==> flow/design.v <==
module GCD_FSM (
    input clk,
    input rst,
    input start,
    input [3:0] A_in, 
    input [3:0] B_in,
    output reg done,
    output reg [3:0] GCD,
    output reg error
);
    localparam IDLE = 2'b00,
               CALC = 2'b01,
               DONE = 2'b10;
    reg [3:0] A, B;
    reg [1:0] state;
    reg [3:0] nextA, nextB;
    always @(posedge clk or posedge rst) begin
        if (rst) begin
            state <= IDLE;
            A <= 0;
            B <= 0;
            GCD <= 0;
            done <= 0;
            error <= 0;
        end else begin
            case (state)
                IDLE: begin
                    done <= 0;
                    error <= 0;
                    if (start) begin
                        if (A_in == 0 && B_in == 0) begin
                            error <= 1;
                            GCD <= 4'b1111;
                            done <= 1;
                            state <= DONE;
                        end else begin
                            A <= A_in;
                            B <= B_in;
                            state <= CALC;
                        end
                    end
                end
                CALC: begin
                    if (B == 0) begin
                        GCD <= A;
                        done <= 1;
                        state <= DONE;
                    end else begin
                        nextA = B;
                        nextB = A % B;
                        A <= nextA;
                        B <= nextB;
                    end
                end
                DONE: begin
                    if (!start)
                        state <= IDLE;
                end
            endcase
        end
    end
endmodule
Step by step through the tools: GCD_FSM
The steps from the RTL of GCD_FSM to its reports follow in flow order.
Line numbers count from 1 in the design file above.
Operators: Yosys type, input widths -> output width; for muxes data width and select width s.
Cell names lack the library's common part.
Not given: n/a

set-up
  design top = GCD_FSM
  clock = clk
  standard-cell library = sky130hd
  library corner = tt_025C_1v80

Elaborated design
Yosys after proc, flatten, opt, wreduce and memory -nomap, before mapping. Memory bits, and registers merged into a memory's read port (data or address), are not among the register bits. Print and check cells are not counted. Equal cells are merged and count once.

word-level totals
  register bits = 16
  latch bits = 0
  memory bits (writable) = 0
  ROM bits = 0
  clocked read ports x word width = 0
  memory cells = 0
  input bits = 11
  output and inout port bits = 6
  cells after elaboration = 47

operators by class
  add/subtract/negate cells = 0
  multipliers = 0
  div/mod/pow operators = 1
  magnitude comparators = 0
  equal/unequal tests = 8
  shift operators = 0
  muxes and demuxes = 21
  bitwise gates (word level) = 0
  reduce/logical cells = 11

operators by type and width
  operator            number
  $mux 4              9
  $pmux 4 s2          3
  $mod 4x4->4         1
  $ne 2x2->1 const B  6
  $logic_not 4->1     3
  $reduce_and 4->1    3
  $mux 2              4
  $pmux 2 s3          1
  $reduce_bool 3->1   1
  $mux 1              3
  $eq 2x1->1 const B  1
  $eq 2x2->1 const B  1
  $logic_not 2->1     1
  $reduce_and 2->1    1
  $reduce_bool 2->1   1
  $pmux 1 s2          1
  $logic_and 1x1->1   1

Logic depth
Longest topological path by Yosys (ltp), each cell counted once; first at word level (registers and memories cut), then after technology mapping (sequential cells cut; the memories' decode and read muxes count).

logic depth
  word-level depth = 5
  ABC_AREA = 0
  mapped depth = 21
  mapped depth without buffers = 21

Mapped cells and area
Source: synth_stat.txt of the flow (Yosys; design flattened, memories mapped). It holds for the ABC_AREA given above (unset counts as 0); a run with the other value may have another netlist.

mapped netlist
  standard cells after synthesis = 145
  synthesis area = 1300.0 µm²
  sequential area = 426.7 µm²
  mapped flip-flops = 17
  buffers = 2

cells by type
  cell     number  total area (µm²)
  dfrtp_1  16      400.384
  ha_1     11      137.632
  a21oi_1  13      65.062
  mux2_1   5       56.304
  mux2i_1  5       50.048
  nand2_1  13      48.797
  nor2_1   13      48.797
  o21ai_0  8       40.038
  inv_1    10      37.536
  dfstp_2  1       26.275
  o21ai_1  5       25.024
  or4_4    2       22.522
  a221o_4  1       21.27
  fa_1     1       20.019
  or4b_1   2       20.019
  a211o_1  2       17.517
  o21ai_2  2       17.517
  xor2_1   2       17.517

Other cell types: 25; their cells: 33.

Worst setup path after synthesis
Source: OpenSTA report_checks on the synthesized netlist (no wires, ideal clock, input and output delay 20% of the period each), path of least setup slack; recovery checks are left aside. Register names are those of the netlist, which keeps one name where synthesis merged equal registers.

timing post-synthesis
  path type = flip-flop to flip-flop
  start point = register B[0]
  end point = register B[0]
  period = 6.84 ns
  setup time = 0.067 ns
  time at the first pin = 0.000 ns
  data arrival time = 4.257 ns
  data required time = 6.773 ns
  slack = 2.516 ns
  delay of the path = 4.324 ns
  driving pins on the path = 21
  path buffers = 0
  synthesis period reached = 4.324 ns

"delay of the path" is the arrival time less input delay plus setup time.
"driving pins on the path": output pins that drive a net of the path, with the launching flip-flop's if there is one; two outputs of one cell count as two.
"synthesis period reached" = period - worst setup slack (recovery checks aside). The figure is calculated, with input and output delays left at 20% of the set period.
The rows between start and end are the longest chain of elaborated cells between them; the timing report does not say that the signal goes this way. Where chains are equally long, one stands for them.
A line is the first line of the expression or statement that the cell stems from. Yosys adds cells for indexed reads and writes and turns some case tables into memories.
At most two assigning lines are given for a register; there are more.

between the ends, post-synthesis
  path through = dfrtp_1 inv_1 ha_1 nor2b_1 a21oi_1 a31oi_1 ha_1 or4b_1 a21boi_1 or4_1 inv_1 ha_1 or4b_1 a21oi_1 a21oi_1 ha_1 nand2_1 o21ai_2 nor2_1 a2111oi_1 a311o_1
  cells in the longest elaborated chain = 3
  elaborated cells between the ends (all ways) = 6
  RTL lines with such cells = 3
  classes of those cells = 1 x div; 1 x eq/ne; 2 x mux; 2 x reduce/logical

ends and longest elaborated chain, post-synthesis
  what             line  RTL
  start, declared  14    reg [3:0] A, B;
  start, assigned  38    B <= B_in;
  start, assigned  52    B <= nextB;
  $mod 4x4->4      50    nextB = A % B;
  $mux 4           44    if (B == 0) begin
  $pmux 4 s2       26    case (state)
  end, assigned    38
  end, assigned    52
  end, declared    14

Appendix: runs

Below are 2 stored runs of the flow (Yosys, OpenROAD; platform sky130hd) on GCD_FSM, each with its settings, unordered. Constraints: input delay and output delay 20% of the set period each, output load 0.01 pF.

settings of run 1
{
  "period_ns": 3.12,
  "CORE_UTILIZATION": 70,
  "SETUP_SLACK_MARGIN": -0.21,
  "PLACE_DENSITY_LB_ADDON": 0.07,
  "GPL_TIMING_DRIVEN": 1,
  "CTS_CLUSTER_SIZE": 89,
  "SLEW_MARGIN": 15,
  "CAP_MARGIN": 20,
  "CORE_MARGIN": 2
}
report of run 1: did not finish, place, DPL-0033

settings of run 2
{
  "period_ns": 6.34,
  "CORE_UTILIZATION": 54,
  "SETUP_SLACK_MARGIN": 1.74,
  "PLACE_DENSITY_LB_ADDON": 0.23,
  "HOLD_SLACK_MARGIN": -0.07,
  "CELL_PAD_IN_SITES_GLOBAL_PLACEMENT": 2,
  "GPL_TIMING_DRIVEN": 0,
  "CTS_CLUSTER_SIZE": 61,
  "MAX_ROUTING_LAYER": "met4",
  "CAP_MARGIN": 20,
  "CORE_MARGIN": 2,
  "SLEW_MARGIN": 20
}
report of run 2: did not finish, place, FLW-0024
